==> flow/design.v <==
module dacInterface ( input logic clk, reset_n,   			 
		      input logic [11:0] data, 				 
		      output logic DAC_CSB, DAC_SCLK, DAC_DIN ) ;	 
	logic [5:0] count ; 			 
	logic DAC_SCLK_flag ; 			 
	logic [23:0] data_stream ; 		 
	assign DAC_SCLK = DAC_SCLK_flag ? clk : 1'b0 ;  
	always_comb 
		data_stream = { 8'b00110000, data, 4'b0000 } ;  
	always_ff @( posedge clk, negedge reset_n ) begin
		if ( ~reset_n ) 
			{ count, DAC_SCLK_flag, DAC_DIN, DAC_CSB } <= { '0, 1'b1 } ;
		else begin
			case ( count )
				0  : begin
					DAC_CSB <= ~DAC_CSB ;  
					DAC_DIN <= 1'b0 ;
				     end
				1  : begin
					DAC_DIN <= data_stream[23] ;
					DAC_SCLK_flag <= ~DAC_SCLK_flag ;  
				     end
				2  : DAC_DIN <= data_stream[22] ;
				3  : DAC_DIN <= data_stream[21] ;
				4  : DAC_DIN <= data_stream[20] ;
				5  : DAC_DIN <= data_stream[19] ;
				6  : DAC_DIN <= data_stream[18] ;
				7  : DAC_DIN <= data_stream[17] ;
				8  : DAC_DIN <= data_stream[16] ;
				9  : begin
					DAC_DIN <= 1'b0 ;
					DAC_SCLK_flag <= ~DAC_SCLK_flag ;  
				     end
				10 : begin
					DAC_DIN <= data_stream[15] ;
					DAC_SCLK_flag <= ~DAC_SCLK_flag ;  
				     end
				11 : DAC_DIN <= data_stream[14] ;
				12 : DAC_DIN <= data_stream[13] ;
				13 : DAC_DIN <= data_stream[12] ;
				14 : DAC_DIN <= data_stream[11] ;
				15 : DAC_DIN <= data_stream[10] ;
				16 : DAC_DIN <= data_stream[9] ;
				17 : DAC_DIN <= data_stream[8] ;
				18 : begin
					DAC_DIN <= 1'b0 ;
					DAC_SCLK_flag <= ~DAC_SCLK_flag ;  
				     end
				19 : begin
					DAC_DIN <= data_stream[7] ;
					DAC_SCLK_flag <= ~DAC_SCLK_flag ;  
				     end
				20 : DAC_DIN <= data_stream[6] ;
				21 : DAC_DIN <= data_stream[5] ;
				22 : DAC_DIN <= data_stream[4] ;
				23 : DAC_DIN <= data_stream[3] ;
				24 : DAC_DIN <= data_stream[2] ;
				25 : DAC_DIN <= data_stream[1] ;
				26 : DAC_DIN <= data_stream[0] ;
				27 : begin
					DAC_DIN <= 1'b0 ;
					DAC_SCLK_flag <= ~DAC_SCLK_flag ;  
				     end
				31 : DAC_CSB <= ~DAC_CSB ;  
				default : DAC_DIN <= 1'b0 ;
			endcase
			if ( count == 32 )   
				count <= 1'b0 ;  
			else
				count <= count + 1'b1 ;
		end
	end
endmodule
# From RTL to reports: dacInterface
# Tool output for the design above, in the order of the flow.
# Lines are those of the file above, counted from 1.
# Not given: n/a
dict set report inputs {
  top_module {dacInterface}
  clock_port {clk}
  library {sky130hd}
  corner {tt_025C_1v80}
}

# Word level
# Yosys after proc, flatten, opt, wreduce and memory -nomap, before mapping. Memory bits, and registers merged into a memory's read port (data or address), are not among the register bits. Print and check cells are not counted. Equal cells are merged and count once.
dict set report word_totals {
  out_inout_bits 3
  wordCells 34
  memories 0
  reg_bits 9
  in_bits 14
  latchBits 0
  mem_bits_rw 0
  rom_bits 0
  clocked_rd_ports_x_width 0
}
dict set report op_classes {
  n_addsub 1
  cmp 0
  multipliers 0
  n_eq 20
  n_div 0
  n_logic 2
  mux 3
  reduce_and_logical 4
  n_shift 0
}
# op count
set ops {}
lappend ops {{equality test 6 x 5 -> 1 bit (second input constant)} 9}
lappend ops {{equality test 6 x 4 -> 1 bit (second input constant)} 7}
lappend ops {{parallel mux 1 bit (select 14 bit)} 1}
lappend ops {{adder 6 x 1 -> 6 bit (second input constant)} 1}
lappend ops {{equality test 6 x 1 -> 1 bit (second input constant)} 1}
lappend ops {{equality test 6 x 2 -> 1 bit (second input constant)} 1}
lappend ops {{equality test 6 x 3 -> 1 bit (second input constant)} 1}
lappend ops {{equality test 6 bit (second input constant)} 1}
lappend ops {{zero test 6 bit} 1}
lappend ops {{OR reduction 6 bit} 1}
lappend ops {{two-way mux 6 bit} 1}
lappend ops {{OR reduction 2 bit} 2}
lappend ops {{NOT 1 bit} 2}
lappend ops {{two-way mux 1 bit} 1}

# Logic depth
# Yosys ltp: most cells in a row. Word level: on the elaborated netlist, between registers, memories and ports. Mapped: between sequential cells and ports; inverters and the memories' decode and read muxes count.
dict set report depth {
  ltp_word 3
  abc_area 1
  depth_mapped 8
  depth_no_buf 8
}

# After synthesis
# Source: synth_stat.txt of the flow (Yosys; design flattened, memories mapped). It holds for the ABC_AREA given above (unset counts as 0); a run with the other value may have another netlist.
# Totals and module areas in this step are rounded.
# cell count type_area_um2
set types {}
lappend types {sky130_fd_sc_hd__dfrtp_1 8 200.192}
lappend types {sky130_fd_sc_hd__nand2_1 24 90.086}
lappend types {sky130_fd_sc_hd__nor2_1 18 67.565}
lappend types {sky130_fd_sc_hd__ha_1 5 62.56}
lappend types {sky130_fd_sc_hd__nand4_1 9 56.304}
lappend types {sky130_fd_sc_hd__nand3_1 11 55.053}
lappend types {sky130_fd_sc_hd__inv_1 12 45.043}
lappend types {sky130_fd_sc_hd__dfstp_2 1 26.275}
lappend types {sky130_fd_sc_hd__xor2_1 3 26.275}
lappend types {sky130_fd_sc_hd__a21oi_1 2 10.01}
lappend types {sky130_fd_sc_hd__nor3_2 1 10.01}
lappend types {sky130_fd_sc_hd__nor3_1 1 5.005}
lappend types {sky130_fd_sc_hd__o21ai_0 1 5.005}
lappend types {sky130_fd_sc_hd__inv_2 1 3.754}
dict set report synth_totals {
  cell_count 97
  seq_area_um2 226
  buf_cells 0
  yosys_area_um2 663
  ff_cells 9
}

# 2 stored runs of dacInterface in the flow (synthesis by Yosys, layout by OpenROAD, sky130hd cells), in arbitrary order. Constraints: input delay and output delay 20% of the set period each, output load 0.01 pF.
# The measured numbers are rounded.
run="run 1" settings period_ns=1.48 CORE_UTILIZATION=59 SETUP_SLACK_MARGIN=-0.06 PLACE_DENSITY_LB_ADDON=0.19 HOLD_SLACK_MARGIN=-0.07 CELL_PAD_IN_SITES_DETAIL_PLACEMENT=0 TNS_END_PERCENT=100 ABC_AREA=1 CAP_MARGIN=0 MAX_ROUTING_LAYER="met5" CORE_MARGIN=2 SLEW_MARGIN=20
run="run 1" results ws_setup_ps=-12 synth_area_um2=663 cell_area_final_um2=910 design.die.area_um2=1410 final_setup_tns_ps=-12
run="run 2" settings period_ns=3.03 CAP_MARGIN=20 CORE_MARGIN=2 CORE_UTILIZATION=40 SLEW_MARGIN=20
run="run 2" results design.die.area_um2=1930 final_setup_tns_ps=0 cell_area_final_um2=823 synth_area_um2=637 ws_setup_ps=76
