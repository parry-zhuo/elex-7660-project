==> flow/design.v <==
module enc2sel ( input logic cw, ccw,		 
		  output logic [1:0] sel,  	 
		  input logic reset_n, clk);	 
	logic [3:0] cw_count, ccw_count ; 	 
	logic cw_flag, ccw_flag ; 		 
	logic [15:0] debounce_timer ; 		 
	always_ff @( posedge clk, negedge reset_n ) begin
		if (~reset_n ) 
			{ cw_count, ccw_count, cw_flag, ccw_flag, debounce_timer, sel } <= '0 ;  
		else begin
			case ( { cw, cw_flag, ccw, ccw_flag } )
				4'b1000 : cw_flag <= 1'b1 ;
				4'b0010 : ccw_flag <= 1'b1 ; 
			endcase
			if ( cw_flag || ccw_flag ) 
				debounce_timer <= debounce_timer + 1'b1 ;  
			if ( ccw_flag && cw_count < 4 ) 
				cw_count <= '0 ;  
			if ( cw_flag && ccw_count < 4 ) 
				ccw_count <= '0 ;  
			if ( debounce_timer == 50000 && cw_flag ) begin
				cw_count <= cw_count + 1'b1 ;
				{ debounce_timer, cw_flag } <= '0 ;  
			end
			if ( debounce_timer == 50000 && ccw_flag ) begin
				ccw_count <= ccw_count + 1'b1 ;
				{ debounce_timer, ccw_flag } <= '0 ;  
			end
			if ( cw_count == 4 ) begin
				if ( sel == 2'd2 )
					sel <= 2'd0 ;
				else
					sel <= sel + 1'b1 ;
				cw_count <= 0 ;  
			end
			if ( ccw_count == 4 ) begin
				if ( sel == 2'd0 )
					sel <= 2'd2 ;
				else
					sel <= sel - 1'b1 ;
				ccw_count <= 0 ;  
			end
		end
	end
endmodule 
### Reports on enc2sel

Tool output for the design above, in the order of the flow.
Line numbers count from 1 in the design file above.
Operators: Yosys type, input widths -> output width; for muxes data width and select width s.
A cell with - has no value.

| inputs | value |
|---|---|
| design top | enc2sel |
| clock | clk |
| standard-cell library | sky130hd |
| timing corner | tt_025C_1v80 |

### After elaboration

Source: Yosys, flattened and elaborated, memories not mapped. Widths are those after wreduce. Registers that Yosys merges into a memory's read port (data or address) are not register bits. Print and check cells do not count. Equal cells are merged and count once.

| cells by class | value |
|---|---|
| $add $sub $neg | 5 |
| $lt $le $gt $ge | 2 |
| equality and inequality tests | 6 |
| mux-type cells | 17 |
| reductions and logical operators | 12 |

Operator list:

| kind | number |
|---|---|
| $mux 16 | 3 |
| $mux 4 | 6 |
| $add 16x1->16 const B | 1 |
| $eq 16x16->1 const B | 1 |
| $reduce_bool 3->1 | 3 |
| $add 4x1->4 const B | 2 |
| $lt 4x3->1 const B | 2 |
| $eq 4x3->1 const B | 2 |
| $mux 2 | 4 |
| $reduce_bool 2->1 | 3 |
| $logic_and 1x1->1 | 4 |
| $eq 4x2->1 const B | 1 |
| $eq 4x4->1 const B | 1 |
| $mux 1 | 4 |
| $add 2x1->2 const B | 1 |
| $sub 2x1->2 const B | 1 |
| $eq 2x2->1 const B | 1 |
| $logic_not 2->1 | 1 |
| $logic_or 1x1->1 | 1 |

| bit counts | value |
|---|---|
| register bits | 28 |
| bits of input ports | 4 |
| output and inout port bits | 2 |
| elaborated cells | 48 |

### Longest topological paths

Yosys ltp: most cells in a row. Word level: on the elaborated netlist, between registers, memories and ports. Mapped: between sequential cells and ports; inverters and the memories' decode and read muxes count.

| depth | value |
|---|---|
| depth in word-level cells | 5 |
| ABC_AREA | 0 |
| mapped depth | 7 |
| depth with buffers taken out | 6 |

### Synthesis result

The flow's flattened synthesis, as Yosys stat reports it; memories are mapped. The netlist is that of the ABC_AREA named above (0 if unset); the other value can give another one.

Cell types:

| cell type | number | area in all (um2) |
|---|---|---|
| sky130_fd_sc_hd__dfrtp_1 | 28 | 700.672 |
| sky130_fd_sc_hd__ha_1 | 9 | 112.608 |
| sky130_fd_sc_hd__o21ai_0 | 17 | 85.082 |
| sky130_fd_sc_hd__nand2_1 | 20 | 75.072 |
| sky130_fd_sc_hd__nand4_1 | 9 | 56.304 |
| sky130_fd_sc_hd__inv_1 | 12 | 45.043 |
| sky130_fd_sc_hd__nand3_1 | 9 | 45.043 |
| sky130_fd_sc_hd__a21oi_1 | 8 | 40.038 |
| sky130_fd_sc_hd__mux2i_1 | 4 | 40.038 |
| sky130_fd_sc_hd__or4_1 | 5 | 37.536 |
| sky130_fd_sc_hd__nor2_1 | 8 | 30.029 |
| sky130_fd_sc_hd__nor4_1 | 4 | 25.024 |
| sky130_fd_sc_hd__mux2_2 | 2 | 22.522 |
| sky130_fd_sc_hd__a41o_1 | 2 | 20.019 |
| sky130_fd_sc_hd__nor3_1 | 4 | 20.019 |
| sky130_fd_sc_hd__nor4bb_1 | 2 | 20.019 |
| sky130_fd_sc_hd__clkbuf_1 | 5 | 18.768 |
| sky130_fd_sc_hd__or2_2 | 3 | 18.768 |

Not listed: further types 21, cells in them 25.

| synthesis totals | value |
|---|---|
| mapped cells | 176 |
| chip area (Yosys) | 1602.8 um2 |
| area of sequential cells | 700.7 um2 |
| mapped flip-flops | 28 |
| buffer cells | 8 |

### Worst setup path after synthesis

Path of least setup slack by OpenSTA after synthesis, without wires, with an ideal clock, recovery checks aside; 20% of the period is set as input and as output delay. Where synthesis merged equal registers, the netlist keeps one of their names.

| path after synthesis | value |
|---|---|
| kind | register to register |
| start point | register debounce_timer[3] |
| end point | register debounce_timer[13] |
| period | 2.28 ns |
| setup time | 0.083 ns |
| time at the first pin | 0.000 ns |
| arrival time | 1.580 ns |
| required time | 2.197 ns |
| slack | 0.617 ns |
| delay of the path | 1.663 ns |
| stages | 6 |
| path buffers | 1 |
| synthesis period reached | 1.663 ns |

"delay of the path" is the arrival time less input delay plus setup time.
"stages" counts driving pins, that of a launching flip-flop among them; a cell with two outputs on the path counts twice.
"synthesis period reached" = period - worst setup slack (recovery checks aside). The figure is calculated, with input and output delays left at 20% of the set period.
Between the ends stands the longest chain of elaborated cells between them, by number of cells; it is not shown to be the way that was timed. Of several equally long chains one is given.
Each line given opens the expression or statement behind the cell; cells for indexed reads and writes are added by Yosys, which also makes memories of some case tables.

| between the ends, after synthesis | value |
|---|---|
| path through | sky130_fd_sc_hd__dfrtp_1 -> sky130_fd_sc_hd__clkbuf_2 -> sky130_fd_sc_hd__nand4_1 -> sky130_fd_sc_hd__or4_1 -> sky130_fd_sc_hd__or4_1 -> sky130_fd_sc_hd__o21ai_0 |
| cells in the longest elaborated chain | 4 |
| elaborated cells between the ends (all ways) | 8 |
| classes of those cells | add/sub: 1; eq/ne: 1; mux: 3; reduce/logical: 3 |

RTL lines, path after synthesis:

| item | RTL line | source |
|---|---|---|
| from (decl) | 6 | `logic [15:0] debounce_timer ;` |
| from (assign) | 16 | `debounce_timer <= debounce_timer + 1'b1 ;` |
| $add 16x1->16 | 16 |  |
| $mux 16 | 15 | `if ( cw_flag \|\| ccw_flag )` |
| $mux 16 | 21 | `if ( debounce_timer == 50000 && cw_flag ) begin` |
| $mux 16 | 25 | `if ( debounce_timer == 50000 && ccw_flag ) begin` |
| to (assign) | 16 |  |
| to (decl) | 6 |  |

### Path in the finished layout

Path of least setup slack in the final report of run B (OpenROAD, finished layout, wires in). Where an end is a register, its clock arrival counts in the times.

| path after layout | value |
|---|---|
| kind | register to register |
| start point | register debounce_timer[3] |
| end point | register debounce_timer[15] |
| period | 2.31 ns |
| setup time | 0.08 ns |
| time at the first pin | 0.26 ns |
| arrival time | 1.97 ns |
| required time | 2.49 ns |
| slack | 0.53 ns |
| stages | 5 |
| path buffers | 0 |

Between the ends stands the longest chain of elaborated cells between them, by number of cells; it is not shown to be the way that was timed. Of several equally long chains one is given.

| between the ends, after layout | value |
|---|---|
| path through | sky130_fd_sc_hd__dfrtp_2 -> sky130_fd_sc_hd__nand4_1 -> sky130_fd_sc_hd__or4_1 -> sky130_fd_sc_hd__or3_1 -> sky130_fd_sc_hd__o21ai_0 |
| cells in the longest elaborated chain | 4 |
| elaborated cells between the ends (all ways) | 8 |
| classes of those cells | add/sub: 1; eq/ne: 1; mux: 3; reduce/logical: 3 |

RTL lines, path after layout:

| item | RTL line | source |
|---|---|---|
| from (decl) | 6 | `logic [15:0] debounce_timer ;` |
| from (assign) | 16 | `debounce_timer <= debounce_timer + 1'b1 ;` |
| $add 16x1->16 | 16 |  |
| $mux 16 | 15 | `if ( cw_flag \|\| ccw_flag )` |
| $mux 16 | 21 | `if ( debounce_timer == 50000 && cw_flag ) begin` |
| $mux 16 | 25 | `if ( debounce_timer == 50000 && ccw_flag ) begin` |
| to (assign) | 16 |  |
| to (decl) | 6 |  |

--- measured runs ---
Measured results for enc2sel: 2 stored runs of the Yosys and OpenROAD flow on sky130hd. The settings differ; the order carries no meaning. The constraints put input and output delay at 20% of the set period each and load the outputs with 0.01 pF.
"worst path time" means the part of the period allowed to the worst setup path (the constraints hold back 20% at inputs and 20% at outputs) less its slack; where the path has registers, the arrival times of their clocks count too.
By "total power of the final layout" is meant OpenSTA's value without simulated activity: inputs other than the clock are taken to toggle once in ten clock periods, and the tool carries that through the logic.

## Run A

==> flow/run.sh <==
#!/bin/bash
# the make line also repeats the synthesis and layout settings of config.mk as NAME=value (left out here)
make -C /OpenROAD-flow-scripts/flow DESIGN_CONFIG=/design/flow/config.mk WORK_HOME=/design/flow/orfs CLKGATE_MAP_FILE= finish
==> flow/config.mk <==
export PLATFORM = sky130hd
export DESIGN_NAME = enc2sel
export DESIGN_NICKNAME = enc2sel
export VERILOG_FILES = /design/flow/design.v
export SDC_FILE = /design/flow/constraint.sdc
export NUM_CORES = 4
export LEC_CHECK = 0
export ABC_AREA = 1
export CAP_MARGIN = 20
export CELL_PAD_IN_SITES_DETAIL_PLACEMENT = 0
export CELL_PAD_IN_SITES_GLOBAL_PLACEMENT = 3
export CORE_ASPECT_RATIO = 1.66
export CORE_MARGIN = 10
export CORE_UTILIZATION = 62
export GPL_ROUTABILITY_DRIVEN = 0
export SETUP_SLACK_MARGIN = -0.16
export SLEW_MARGIN = 35
export TNS_END_PERCENT = 35
==> flow/constraint.sdc <==
create_clock -name core_clock -period 1.9 [get_ports {clk}]
set_input_delay 0.3800 -clock core_clock [delete_from_list [all_inputs] [get_ports {clk}]]
set_output_delay 0.3800 -clock core_clock [all_outputs]
set_load 0.01 [all_outputs]

Run A: did not finish, placement stopped with GPL-0301

## Run B

==> flow/run.sh <==
#!/bin/bash
# the make line also repeats the synthesis and layout settings of config.mk as NAME=value (left out here)
make -C /OpenROAD-flow-scripts/flow DESIGN_CONFIG=/design/flow/config.mk WORK_HOME=/design/flow/orfs CLKGATE_MAP_FILE= finish
==> flow/config.mk <==
export PLATFORM = sky130hd
export DESIGN_NAME = enc2sel
export DESIGN_NICKNAME = enc2sel
export VERILOG_FILES = /design/flow/design.v
export SDC_FILE = /design/flow/constraint.sdc
export NUM_CORES = 4
export LEC_CHECK = 0
export CAP_MARGIN = 35
export CORE_ASPECT_RATIO = 0.59
export CORE_MARGIN = 2
export CORE_UTILIZATION = 18
export CTS_CLUSTER_DIAMETER = 26
export GPL_TIMING_DRIVEN = 1
export HOLD_SLACK_MARGIN = 0.11
export MAX_ROUTING_LAYER = met5
export MIN_ROUTING_LAYER = met1
export PLACE_DENSITY = 0.37
export SETUP_SLACK_MARGIN = 0.44
export SLEW_MARGIN = 20
export TNS_END_PERCENT = 70
==> flow/constraint.sdc <==
create_clock -name core_clock -period 2.31 [get_ports {clk}]
set_input_delay 0.4620 -clock core_clock [delete_from_list [all_inputs] [get_ports {clk}]]
set_output_delay 0.4620 -clock core_clock [all_outputs]
set_load 0.01 [all_outputs]

| result of run B | value |
|---|---|
| post-route setup TNS | 0.000 ns |
| total power of the final layout | 0.9509 mW |
| standard-cell area after layout | 2078.2 um2 |
| area of the synthesized netlist | 1602.8 um2 |
| worst setup slack after layout | 0.528 ns |
| worst path time | 1.78 ns |
| kind of the worst setup path | register to register |
| smallest hold slack | 0.530 ns |
| overall die area | 9701.5 um2 |
--- end ---
