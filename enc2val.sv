==> flow/design.v <==
module enc2val ( input logic reset_n, clk, 	 
		 input logic cw, ccw,		 
		 input logic [1:0] sel,  	 
		 output logic [2:0] shape,	 
		 output logic [2:0] depth,	 
		 output logic [7:0] freq ) ; 	 
	logic [3:0] cw_count, ccw_count ; 	 
	logic cw_flag, ccw_flag ; 		 
	logic [15:0] debounce_timer ; 		 
	always_ff @( posedge clk, negedge reset_n ) begin
		if (~reset_n ) begin
			{ cw_count, ccw_count, cw_flag, ccw_flag, debounce_timer } <= '0 ;
			shape <= 3'd0 ;
			depth <= 3'd2 ;
			freq <= 8'd14 ;
		end else begin
			case ( { cw, cw_flag, ccw, ccw_flag } )
				4'b1000 : cw_flag <= 1'b1 ;
				4'b0010 : ccw_flag <= 1'b1 ; 
			endcase
			if ( cw_flag || ccw_flag ) 
				debounce_timer <= debounce_timer + 1'b1 ;  
			if ( ccw_flag && cw_count < 4 ) 
				cw_count <= '0 ;  
			if ( cw_flag && ccw_count < 4 ) 
				ccw_count <= '0 ;  
			if ( debounce_timer == 50000 && cw_flag ) begin
				cw_count <= cw_count + 1'b1 ;
				{ debounce_timer, cw_flag } <= '0 ;  
			end
			if ( debounce_timer == 50000 && ccw_flag ) begin
				ccw_count <= ccw_count + 1'b1 ;
				{ debounce_timer, ccw_flag } <= '0 ;  
			end
			if ( cw_count == 4 ) begin
				case ( sel )
					default : if ( shape == 3'd5 )
					    	shape <= 3'd0 ;
					    else
						shape <= shape + 3'd1 ;
					1 : if ( freq == 8'd154 )
					    	freq <= freq ;
					    else
						freq <= freq + 8'd1 ;
					2 : if ( depth == 3'd4 )
					    	depth <= depth ;
					    else
						depth <= depth + 3'd1 ;
				endcase
				cw_count <= 0 ;  
			end
			if ( ccw_count == 4 ) begin
				case ( sel )
					default : if ( shape == 3'd0 )
					    	shape <= 3'd5 ;
					    else
						shape <= shape - 3'd1 ;
					1 : if ( freq == 8'd0 )
					    	freq <= freq ;
					    else
						freq <= freq - 8'd1 ;
					2 : if ( depth == 3'd0 )
					    	depth <= depth ;
					    else
						depth <= depth - 3'd1 ;
				endcase
				ccw_count <= 0 ;  
			end
		end
	end
endmodule 
# From RTL to reports: enc2val
# The steps from the RTL of enc2val to its reports follow in flow order.
# Lines are those of the file above, counted from 1.
# Library cell names are shortened.
inputs:
  top: "enc2val"
  clk_port: "clk"
  cell_library: "sky130hd"
  corner: "tt_025C_1v80"

# After elaboration
# Yosys after proc, flatten, opt, wreduce and memory -nomap, before mapping. Memory bits, and registers merged into a memory's read port (data or address), are not among the register bits. Print and check cells are not counted. Equal cells are merged and count once.
classes:
  n_eq: 12
  mux: 31
  addsub: 9
  n_cmp: 2
  reduce_logical: 14
op_table:
  columns: ["operator", "n"]
  rows:
  - ["16-bit 2-to-1 mux", 3]
  - ["8-bit 2-to-1 mux", 6]
  - ["3-bit 2-to-1 mux", 12]
  - ["4-bit 2-to-1 mux", 6]
  - ["16-bit by 1-bit adder with 16-bit output (second input constant)", 1]
  - ["16-bit equality test (second input constant)", 1]
  - ["3-bit nonzero test", 3]
  - ["4-bit by 1-bit adder with 4-bit output (second input constant)", 2]
  - ["4-bit by 3-bit less-than comparator with 1-bit output (second input constant)", 2]
  - ["4-bit by 3-bit equality test with 1-bit output (second input constant)", 2]
  - ["8-bit by 1-bit adder with 8-bit output (second input constant)", 1]
  - ["8-bit by 1-bit subtractor with 8-bit output (second input constant)", 1]
  - ["8-bit equality test (second input constant)", 1]
  - ["8-bit logical NOT", 1]
  - ["3-bit by 1-bit adder with 3-bit output (second input constant)", 2]
  - ["3-bit by 1-bit subtractor with 3-bit output (second input constant)", 2]
  - ["3-bit equality test (second input constant)", 2]
  - ["3-bit != test (second input constant)", 2]
  - ["3-bit logical NOT", 2]
  - ["1-bit logical AND", 4]
  - ["2-bit nonzero test", 2]
  - ["4-bit by 2-bit equality test with 1-bit output (second input constant)", 1]
  - ["4-bit equality test (second input constant)", 1]
  - ["1-bit 2-to-1 mux", 4]
  - ["2-bit by 1-bit equality test with 1-bit output (second input constant)", 1]
  - ["2-bit equality test (second input constant)", 1]
  - ["2-bit OR reduction", 1]
  - ["1-bit logical OR", 1]
bits:
  register_bits: 40
  out_inout_bits: 14
  in_bits: 6

# Depth
# Longest topological path by Yosys (ltp), each cell counted once; first at word level (registers and memories cut), then after technology mapping (sequential cells cut; the memories' decode and read muxes count).
depth:
  word_depth: 6
  abc_area: 0
  mapped_depth: 9

# After synthesis
# The flow's flattened synthesis, as Yosys stat reports it; memories are mapped. The netlist is that of the ABC_AREA named above (0 if unset); the other value can give another one.
mapped:
  cell_count: 279
  mapped_area_um2: 2546.2
  buf_cells: 10
  flip_flops: 40
types:
  columns: ["cell_type", "n", "type_area_um2"]
  rows:
  - ["dfrtp_1", 36, 900.864]
  - ["ha_1", 15, 187.68]
  - ["o21ai_0", 27, 135.13]
  - ["dfstp_2", 4, 105.101]
  - ["nand2_1", 26, 97.594]
  - ["xnor2_1", 11, 96.342]
  - ["nand3_1", 18, 90.086]
  - ["inv_1", 20, 75.072]
  - ["mux2i_1", 6, 60.058]
  - ["nand4_1", 9, 56.304]
  - ["nand3b_1", 7, 52.55]
  - ["nor2_1", 14, 52.55]
  - ["a21oi_1", 9, 45.043]
  - ["o31ai_1", 4, 30.029]
  - ["and4_1", 3, 26.275]
  - ["xor2_1", 3, 26.275]
  - ["and3_1", 4, 25.024]
  - ["and4bb_1", 2, 25.024]
# Not listed: further types 34, cells in them 61.

# Timing after synthesis
# OpenSTA on the mapped netlist: ideal clock, no wires. The path of least setup slack (recovery checks aside). Input and output delay are each 20% of the period. Register names are those of the netlist, which keeps one name where synthesis merged equal registers.
synth_path:
  kind: "input to register"
  start: "in sel[1]"
  end: "reg freq[7]"
  delay_ps: 1259
  tclk_ps: 4210
  slack_ps: 2109
  launch_ps: 842
  stages: 8
  setup_ps: 131
  t_arrival_ps: 1970
  period_less_setup_slack_ps: 2101
# "delay_ps" = arrival - input delay + setup time.
# "stages" counts driving pins, that of a launching flip-flop among them; a cell with two outputs on the path counts twice.
# "period_less_setup_slack_ps" is the clock period less the worst setup slack; recovery checks do not enter. This is arithmetic on one report: input and output delays are still those of the set period (20% each).
# The rows between start and end are the longest chain of elaborated cells between them; the timing report does not say that the signal goes this way. Where chains are equally long, one stands for them.
# A line is the first line of the expression or statement that the cell stems from. Yosys adds cells for indexed reads and writes and turns some case tables into memories.
# A register here has more assigning lines than the two given.
synth_via:
  cell_sequence: "inv_1 -> ha_1 -> and4b_1 -> clkbuf_1 -> nand4_1 -> o311ai_0 -> o31a_1 -> o41ai_1"
  elab_chain_len: 5
  cells_between: 6
  classes_between: "eq/ne (2); mux (4)"
synth_rtl:
  columns: ["item", "line", "text"]
  rows:
  - ["from (decl)", 3, "input logic [1:0] sel,"]
  - ["2-bit by 1-bit equality test with 1-bit output", 36, "case ( sel )"]
  - ["8-bit 2-to-1 mux", 36, null]
  - ["8-bit 2-to-1 mux", 35, "if ( cw_count == 4 ) begin"]
  - ["8-bit 2-to-1 mux", 53, "case ( sel )"]
  - ["8-bit 2-to-1 mux", 52, "if ( ccw_count == 4 ) begin"]
  - ["to (assign)", 44, "freq <= freq + 8'd1 ;"]
  - ["to (assign)", 59, "freq <= freq ;"]
  - ["to (decl)", 6, "output logic [7:0] freq ) ;"]

# Worst path after layout
# From the final timing report of run 1: the path of least setup slack in the routed layout; clock arrival at registers is part of the times.
# The path's times are printed in steps of 10 ps; the period is the one set.
layout_path:
  kind: "input to register"
  start: "in sel[0]"
  end: "reg freq[7]"
  setup_ps: 110
  tclk_ps: 2600
  launch_ps: 520
  t_arrival_ps: 2240
  stages: 7
  slack_ps: 530
# The rows between start and end are the longest chain of elaborated cells between them; the timing report does not say that the signal goes this way. Where chains are equally long, one stands for them.
# A register here has more assigning lines than the two given.
layout_via:
  cell_sequence: "clkdlybuf4s50_1 -> ha_1 -> and4b_1 -> nand4_1 -> o311ai_0 -> o31a_1 -> o41ai_1"
  elab_chain_len: 5
  cells_between: 6
  classes_between: "eq/ne (2); mux (4)"
layout_rtl:
  columns: ["item", "line", "text"]
  rows:
  - ["from (decl)", 3, "input logic [1:0] sel,"]
  - ["2-bit by 1-bit equality test with 1-bit output", 36, "case ( sel )"]
  - ["8-bit 2-to-1 mux", 36, null]
  - ["8-bit 2-to-1 mux", 35, "if ( cw_count == 4 ) begin"]
  - ["8-bit 2-to-1 mux", 53, "case ( sel )"]
  - ["8-bit 2-to-1 mux", 52, "if ( ccw_count == 4 ) begin"]
  - ["to (assign)", 44, "freq <= freq + 8'd1 ;"]
  - ["to (assign)", 59, "freq <= freq ;"]
  - ["to (decl)", 6, "output logic [7:0] freq ) ;"]

# Record of 2 stored runs of the RTL-to-layout flow on enc2val, platform sky130hd. The runs are unordered. Constraints: input delay and output delay 20% of the set period each, output load 0.01 pF.
# "achieved_period_ps" = clock period - worst setup slack. The figure is calculated, with input and output delays left at 20% of the set period.
# By "final_power_uw" is meant OpenSTA's value without simulated activity: inputs other than the clock are taken to toggle once in ten clock periods, and the tool carries that through the logic.
runs:
  - name: "run 1"
    settings:
      period_ns: 2.6
      CORE_UTILIZATION: 51
      PLACE_DENSITY_LB_ADDON: 0.05
      CORE_ASPECT_RATIO: 1.26
      ABC_AREA: 0
      CTS_CLUSTER_DIAMETER: 211
      SLEW_MARGIN: 15
      MIN_ROUTING_LAYER: "met1"
      CAP_MARGIN: 20
      CORE_MARGIN: 2
    results:
      final_cell_area_um2: 2861.5
      final_power_uw: 1090
      die_footprint_um2: 5577.5
      achieved_period_ps: 2067
      synthArea_um2: 2546.2
      setup_ws_ps: 533
  - name: "run 2"
    settings:
      period_ns: 2.11
      CORE_UTILIZATION: 19
      CAP_MARGIN: 20
      CORE_MARGIN: 2
      SLEW_MARGIN: 20
    results:
      final_cell_area_um2: 3146.8
      synthArea_um2: 2546.2
      die_footprint_um2: 14342.5
      final_power_uw: 1709
      achieved_period_ps: 1920
      setup_ws_ps: 190
